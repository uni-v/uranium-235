==> flow/design.v <==
`timescale 1ns / 1ps
module uv_spi_rxq
#(
    parameter QUE_AW = 3,
    parameter QUE_DP = 2**QUE_AW,
    parameter QUE_DW = 32
)
(
    input                           clk,
    input                           rst_n,
    output                          enq_rdy,
    input                           enq_vld,
    input  [QUE_DW-1:0]             enq_dat,
    output                          deq_rdy,
    input                           deq_vld,
    output [QUE_DW-1:0]             deq_dat,
    input                           que_clr,
    output [QUE_AW:0]               que_len
);
    uv_queue
    #(
        .DAT_WIDTH                  ( QUE_DW            ),
        .PTR_WIDTH                  ( QUE_AW            ),
        .QUE_DEPTH                  ( QUE_DP            ),
        .ZERO_RDLY                  ( 1'b1              ),
    )
    u_que
    (
        .clk                        ( clk               ),
        .rst_n                      ( rst_n             ),
        .wr_rdy                     ( enq_rdy           ),
        .wr_vld                     ( enq_vld           ),
        .wr_dat                     ( enq_dat           ),
        .rd_rdy                     ( deq_rdy           ),
        .rd_vld                     ( deq_vld           ),
        .rd_dat                     ( deq_dat           ),
        .clr                        ( que_clr           ),
        .len                        ( que_len           ),
        .full                       (                   ),
        .empty                      (                   )
    );
endmodule
`timescale 1ns / 1ps
module uv_queue
#(
    parameter DAT_WIDTH         = 32,
    parameter PTR_WIDTH         = 3,
    parameter QUE_DEPTH         = 2**PTR_WIDTH,
    parameter ZERO_RDLY         = 1'b1   
)
(
    input                       clk,
    input                       rst_n,
    output                      wr_rdy,
    input                       wr_vld,
    input  [DAT_WIDTH-1:0]      wr_dat,
    output                      rd_rdy,
    input                       rd_vld,
    output [DAT_WIDTH-1:0]      rd_dat,
    input                       clr,
    output [PTR_WIDTH:0]        len,
    output                      full,
    output                      empty
);
    localparam UDLY             = 1;
    localparam LEN_WIDTH        = PTR_WIDTH + 1;
    localparam SUB_DEPTH        = QUE_DEPTH - 1;
    genvar i;
    reg  [DAT_WIDTH-1:0]        que [0:QUE_DEPTH-1];
    reg  [DAT_WIDTH-1:0]        rd_dat_r;
    reg                         wr_rdy_r;
    reg                         rd_rdy_r;
    reg  [PTR_WIDTH-1:0]        wr_ptr_r;
    reg  [PTR_WIDTH-1:0]        rd_ptr_r;
    reg  [LEN_WIDTH-1:0]        len_r;
    wire                        wr_fire;
    wire                        rd_fire;
    wire                        wr_only;
    wire                        rd_only;
    wire [PTR_WIDTH-1:0]        wr_ptr_add;
    wire [PTR_WIDTH-1:0]        rd_ptr_add;
    wire [PTR_WIDTH-1:0]        wr_ptr_nxt;
    wire [PTR_WIDTH-1:0]        rd_ptr_nxt;
    wire [LEN_WIDTH-1:0]        len_add;
    wire [LEN_WIDTH-1:0]        len_sub;
    wire                        will_be_full;
    wire                        will_be_empty;
    wire                        must_not_be_full;
    wire                        must_not_be_empty;
    assign rd_dat               = rd_dat_r;
    assign wr_fire              = wr_vld & (~full);
    assign rd_fire              = rd_vld & (~empty);
    assign wr_only              = wr_fire & (~rd_fire);
    assign rd_only              = rd_fire & (~wr_fire);
    assign wr_ptr_add           = wr_ptr_r + 1'b1;
    assign rd_ptr_add           = rd_ptr_r + 1'b1;
    assign wr_ptr_nxt           = wr_ptr_add < QUE_DEPTH ? wr_ptr_add : {PTR_WIDTH{1'b0}};
    assign rd_ptr_nxt           = rd_ptr_add < QUE_DEPTH ? rd_ptr_add : {PTR_WIDTH{1'b0}};
    assign len_add              = len_r + 1'b1;
    assign len_sub              = len_r - 1'b1;
    assign will_be_full         = (len_r == SUB_DEPTH[LEN_WIDTH-1:0]);
    assign will_be_empty        = (len_r == {{PTR_WIDTH{1'b0}}, 1'b1});
    assign must_not_be_full     = len_r < SUB_DEPTH[LEN_WIDTH-1:0];       
    assign must_not_be_empty    = len_r > {{PTR_WIDTH{1'b0}}, 1'b1};
    assign len                  = len_r;
    assign full                 = len_r == QUE_DEPTH[LEN_WIDTH-1:0];
    assign empty                = len_r == {LEN_WIDTH{1'b0}};
    assign wr_rdy               = clr | must_not_be_full | (will_be_full & (~wr_only));
    assign rd_rdy               = (~clr) & (must_not_be_empty | (will_be_empty & (~rd_only)));
    always @(posedge clk) begin
        if (clr & wr_fire) begin
            que[0] <= #UDLY wr_dat;
        end
        else if ((~clr) & wr_fire) begin
            que[wr_ptr_r] <= #UDLY wr_dat;
        end
    end
    generate
        if (ZERO_RDLY) begin: gen_rdat_without_dly
            always @(*) begin
                rd_dat_r = que[rd_ptr_r];
            end
        end
        else begin: gen_rdat_without_dly
            always @(posedge clk) begin
                if (rd_fire) begin
                    rd_dat_r <= #UDLY que[rd_ptr_r];
                end
            end
        end
    endgenerate
    always @(posedge clk or negedge rst_n) begin
        if (~rst_n) begin
            wr_ptr_r <= {PTR_WIDTH{1'b0}};
        end
        else begin
            if (clr & (~wr_fire)) begin
                wr_ptr_r <= #UDLY {PTR_WIDTH{1'b0}};
            end
            else if (clr & wr_fire) begin
                wr_ptr_r <= #UDLY {{(PTR_WIDTH-1){1'b0}}, 1'b1};
            end
            else if ((~clr) & wr_fire) begin
                wr_ptr_r <= #UDLY wr_ptr_nxt;
            end
        end
    end
    always @(posedge clk or negedge rst_n) begin
        if (~rst_n) begin
            rd_ptr_r <= {PTR_WIDTH{1'b0}};
        end
        else begin
            if (clr) begin
                rd_ptr_r <= #UDLY {PTR_WIDTH{1'b0}};
            end
            else if (rd_fire) begin
                rd_ptr_r <= #UDLY rd_ptr_nxt;
            end
        end
    end
    always @(posedge clk or negedge rst_n) begin
        if (~rst_n) begin
            len_r <= {LEN_WIDTH{1'b0}};
        end
        else begin
            if (clr) begin
                len_r <= #UDLY wr_fire ? {{(LEN_WIDTH-1){1'b0}}, 1'b1} : {LEN_WIDTH{1'b0}};
            end
            else if (wr_only) begin
                len_r <= #UDLY len_add;
            end
            else if (rd_only) begin
                len_r <= #UDLY len_sub;
            end
        end
    end
endmodule
# --- Reports on uv_spi_rxq ---
# The steps from the RTL of uv_spi_rxq to its reports follow in flow order.
# Line numbers count from 1 in the design file above.
# Operators carry their Yosys type and port widths (W data, S select, Z words).
# Cell names lack the library's common part.
inputs:
  top: "uv_spi_rxq"
  clk_port: "clk"
  lib: "sky130hd"
  lib_corner: "tt_025C_1v80"

# --- After elaboration ---
# Source: Yosys, flattened and elaborated, memories not mapped. Widths are those after wreduce. Registers that Yosys merges into a memory's read port (data or address) are not register bits. Print and check cells do not count. Equal cells are merged and count once.
# Yosys's memory passes give these memory sizes; they may raise the number of words (mostly to a power of two), join words into wider ones and drop unused or constant bits.
word_totals:
  register_bits: 10
  ram_bits: 256
  n_memories: 1
  in_bits: 37
  output_inout_bits: 38
  wordCells: 62
memory_table:
  columns: ["name", "size", "word_bits", "read_ports", "wr", "line_no", "source"]
  rows:
  - ["u_que.que", 8, 32, 1, 1, 69, "reg  [DAT_WIDTH-1:0]        que [0:QUE_DEPTH-1];"]
op_classes:
  add_sub_neg: 4
  compare: 4
  equal: 3
  muxes: 22
  n_logic: 20
  reduce_logical: 5
op_table:
  columns: ["cell", "n"]
  rows:
  - ["$mux W32", 4]
  - ["$reduce_or A32 Y1", 1]
  - ["$mux W3", 10]
  - ["$mux W4", 3]
  - ["$and A1 B1 Y1", 10]
  - ["$lt A3 B4 Y1 const B", 2]
  - ["$not A1 Y1", 7]
  - ["$add A3 B1 Y3 const B", 2]
  - ["$reduce_bool A3 Y1", 2]
  - ["$mux W1", 5]
  - ["$add A4 B1 Y4 const B", 1]
  - ["$sub A4 B1 Y4 const B", 1]
  - ["$gt A4 B1 Y1 const B", 1]
  - ["$eq A4 B1 Y1 const B", 1]
  - ["$lt A4 B3 Y1 const B", 1]
  - ["$eq A4 B3 Y1 const B", 1]
  - ["$eq A4 B4 Y1 const B", 1]
  - ["$logic_not A4 Y1", 1]
  - ["$or A1 B1 Y1", 3]
  - ["$reduce_bool A2 Y1", 1]

# --- Logic depth ---
# Depth = most cells in a row (Yosys ltp): at word level without a register or memory, in the mapped netlist without a sequential cell, where the memories' decode and read muxes count.
logic_depth:
  ltp_word: 9
  abc_area: 0
  ltp_mapped: 7
  ltp_nobuf: 6

# --- After synthesis ---
# Source: synth_stat.txt of the flow (Yosys; design flattened, memories mapped). It holds for the ABC_AREA given above (unset counts as 0); a run with the other value may have another netlist.
# Totals and module areas in this step are rounded.
by_type:
  columns: ["type", "n", "area_total_um2"]
  rows:
  - ["edfxtp_1", 256, 7.69E+03]
  - ["mux4_2", 55, 1.24E+03]
  - ["mux2_2", 32, 360.346]
  - ["dfrtp_1", 10, 250.24]
  - ["mux4_1", 9, 236.477]
  - ["ha_1", 6, 75.072]
  - ["buf_6", 5, 56.304]
  - ["nor2_1", 15, 56.304]
  - ["clkbuf_1", 11, 41.29]
  - ["buf_2", 7, 35.034]
  - ["xnor2_1", 4, 35.034]
  - ["nor2b_1", 5, 31.28]
  - ["nand2_1", 7, 26.275]
  - ["nand2b_1", 4, 25.024]
  - ["nor3_1", 5, 25.024]
  - ["and4b_1", 2, 20.019]
  - ["mux2i_1", 2, 20.019]
  - ["a221oi_1", 2, 17.517]
# Other cell types: 19; their cells: 23.
mapped:
  mapped_cells: 460
  area_um2: 10400
  seqArea_um2: 7940
  ffs: 266
  buf_cells: 24
# By module: a second synthesis without flattening, with its own total; a netlist apart from the flattened one above.
unflattened:
  hier_cells: 462
  area_unflattened_um2: 10300
# Each row is one instance without its submodules.
by_module:
  columns: ["mod", "n_inst", "cells", "mod_area_um2", "mod_seq_area_um2"]
  rows:
  - ["uv_queue", 1, 462, 10300, 7940]
  - ["uv_spi_rxq", 1, 0, 0.0, 0.0]

# --- Timing after synthesis ---
# Path of least setup slack by OpenSTA after synthesis, without wires, with an ideal clock, recovery checks aside; 20% of the period is set as input and as output delay. Where synthesis merged equal registers, the netlist keeps one of their names.
synth_path:
  path_kind: "input to register"
  startpoint: "input enq_vld"
  endpoint: "memory u_que.que[2][0]"
  clock_period_ns: 7.81
  in_delay_ns: 1.562
  setup_time_ns: 0.501
  t_first_pin_ns: 1.562
  arrival_ns: 5.210
  required_ns: 7.309
  path_slack_ns: 2.099
  delay_ns: 4.149
  driving_pins: 4
  path_buffers: 1
  period_less_setup_slack_ns: 5.711
# "delay_ns" is the arrival time less input delay plus setup time.
# "driving_pins" counts driving pins, that of a launching flip-flop among them; a cell with two outputs on the path counts twice.
# "period_less_setup_slack_ns" is the clock period less the worst setup slack; recovery checks do not enter. This is arithmetic on one report: input and output delays are still those of the set period (20% each).
# The rows between start and end are the longest chain of elaborated cells between them; the timing report does not say that the signal goes this way. Where chains are equally long, one stands for them.
# A line is the first line of the expression or statement that the cell stems from. Yosys adds cells for indexed reads and writes and turns some case tables into memories.
# Only ways into the end's enable, where the timed path ends, are counted here.
synth_between:
  cell_sequence: "clkbuf_1 and2_1 nand2_1 nor4_1"
  elab_chain_cells: 6
  cone_cells: 11
  cone_classes: "mux (7); logic (3); reduce/logical (1)"
synth_rtl:
  columns: ["item", "line_no", "source"]
  rows:
  - ["start: declaration", 12, "input                           enq_vld,"]
  - ["$and A1 B1 Y1", 91, "assign wr_fire              = wr_vld & (~full);"]
  - ["$and A1 B1 Y1", 114, "else if ((~clr) & wr_fire) begin"]
  - ["$mux W1", 114, null]
  - ["$mux W1", 111, "if (clr & wr_fire) begin"]
  - ["$reduce_or A32 Y1", null, null]
  - ["$mux W3", null, null]
  - ["end: declaration", 69, "reg  [DAT_WIDTH-1:0]        que [0:QUE_DEPTH-1];"]

# --- Timing after layout ---
# From the final timing report of run A: the path of least setup slack in the routed layout; clock arrival at registers is part of the times.
layout_path:
  path_kind: "input to output"
  startpoint: "input deq_vld"
  endpoint: "output deq_rdy"
  clock_period_ns: 7.89
  in_delay_ns: 1.58
  out_delay_ns: 1.58
  t_first_pin_ns: 1.58
  arrival_ns: 3.37
  required_ns: 6.31
  path_slack_ns: 2.94
  driving_pins: 6
  path_buffers: 3
# The rows between start and end are the longest chain of elaborated cells between them; the timing report does not say that the signal goes this way. Where chains are equally long, one stands for them.
layout_between:
  cell_sequence: "clkdlybuf4s50_1 o21a_1 buf_2 a31o_2 a21oi_1 clkdlybuf4s50_1"
  elab_chain_cells: 6
  cone_cells: 6
  lines_between: 3
  cone_classes: "logic (6)"
layout_rtl:
  columns: ["item", "line_no", "source"]
  rows:
  - ["start: declaration", 15, "input                           deq_vld,"]
  - ["$and A1 B1 Y1", 92, "assign rd_fire              = rd_vld & (~empty);"]
  - ["$and A1 B1 Y1", 94, "assign rd_only              = rd_fire & (~wr_fire);"]
  - ["$not A1 Y1", 109, "assign rd_rdy               = (~clr) & (must_not_be_empty | (will_be_empty & (~rd_only)));"]
  - ["$and A1 B1 Y1", 109, null]
  - ["$or A1 B1 Y1", 109, null]
  - ["$and A1 B1 Y1", 109, null]
  - ["end: declaration", 14, "output                          deq_rdy,"]

Subject: uv_spi_rxq on sky130hd, stored results

Hello all,

Top module uv_spi_rxq; platform sky130hd; tools Yosys and OpenROAD; 2 stored runs in no particular order. Input and output delays are each 20% of the period that was set; the output load is 0.01 pF.
"achieved_clock_period_ns": clock period set for the run, less the worst setup slack. It is reckoned from that one timing run; input and output delays stay at 20% of the period that was set.
"worst_path_time_ns" = time allowed to the worst setup path (clock period - input delay - output delay, where it has them) - its slack; a late launch clock adds to it, a late capture clock takes from it.
"final_power_w": no workload was simulated; the value follows from the tool's default switching activity.
Measured values are rounded.

--- run A ---
==> flow/run.sh <==
#!/bin/bash
# the make line also repeats the synthesis and layout settings of config.mk as NAME=value (left out here)
make -C /OpenROAD-flow-scripts/flow DESIGN_CONFIG=/design/flow/config.mk WORK_HOME=/design/flow/orfs CLKGATE_MAP_FILE= finish
==> flow/config.mk <==
export PLATFORM = sky130hd
export DESIGN_NAME = uv_spi_rxq
export DESIGN_NICKNAME = uv_spi_rxq
export VERILOG_FILES = /design/flow/design.v
export SDC_FILE = /design/flow/constraint.sdc
export NUM_CORES = 4
export LEC_CHECK = 0
export CAP_MARGIN = 15
export CORE_ASPECT_RATIO = 0.65
export CORE_MARGIN = 2
export CORE_UTILIZATION = 59
export CTS_CLUSTER_DIAMETER = 297
export GPL_TIMING_DRIVEN = 0
export MAX_ROUTING_LAYER = met5
export MIN_ROUTING_LAYER = met2
export PLACE_DENSITY_LB_ADDON = 0.12
export SETUP_SLACK_MARGIN = 1.82
export SLEW_MARGIN = 20
export TNS_END_PERCENT = 100
==> flow/constraint.sdc <==
create_clock -name core_clock -period 7.89 [get_ports {clk}]
set_input_delay 1.5780 -clock core_clock [delete_from_list [all_inputs] [get_ports {clk}]]
set_output_delay 1.5780 -clock core_clock [all_outputs]
set_load 0.01 [all_outputs]

==> results, as YAML <==
results:
  synth_area_um2: 10400
  final_die_area_um2: 18700
  layout_stdcell_area_um2: 12500
  post_route_util_pct: 71.9
  final_setup_ws_ns: 2.94
  setup_tns_ns: 0.000
  hold_ws_ns: 0.688
  final_power_w: 0.0037
  achieved_clock_period_ns: 4.949
  worst_path_time_ns: 1.79
  timing.worst_path_kind: "input to output"

--- run B ---
==> flow/run.sh <==
#!/bin/bash
# the make line also repeats the synthesis and layout settings of config.mk as NAME=value (left out here)
make -C /OpenROAD-flow-scripts/flow DESIGN_CONFIG=/design/flow/config.mk WORK_HOME=/design/flow/orfs CLKGATE_MAP_FILE= finish
==> flow/config.mk <==
export PLATFORM = sky130hd
export DESIGN_NAME = uv_spi_rxq
export DESIGN_NICKNAME = uv_spi_rxq
export VERILOG_FILES = /design/flow/design.v
export SDC_FILE = /design/flow/constraint.sdc
export NUM_CORES = 4
export LEC_CHECK = 0
export CAP_MARGIN = 20
export CORE_MARGIN = 2
export CORE_UTILIZATION = 32
export SLEW_MARGIN = 20
==> flow/constraint.sdc <==
create_clock -name core_clock -period 6.05 [get_ports {clk}]
set_input_delay 1.2100 -clock core_clock [delete_from_list [all_inputs] [get_ports {clk}]]
set_output_delay 1.2100 -clock core_clock [all_outputs]
set_load 0.01 [all_outputs]

==> results, as YAML <==
results:
  synth_area_um2: 10400
  final_die_area_um2: 34000
  layout_stdcell_area_um2: 12600
  post_route_util_pct: 39.1
  final_setup_ws_ns: 1.46
  setup_tns_ns: 0.000
  hold_ws_ns: 0.679
  final_power_w: 0.00489
  achieved_clock_period_ns: 4.591
  worst_path_time_ns: 3.38
  timing.worst_path_kind: "register to output"

Thanks
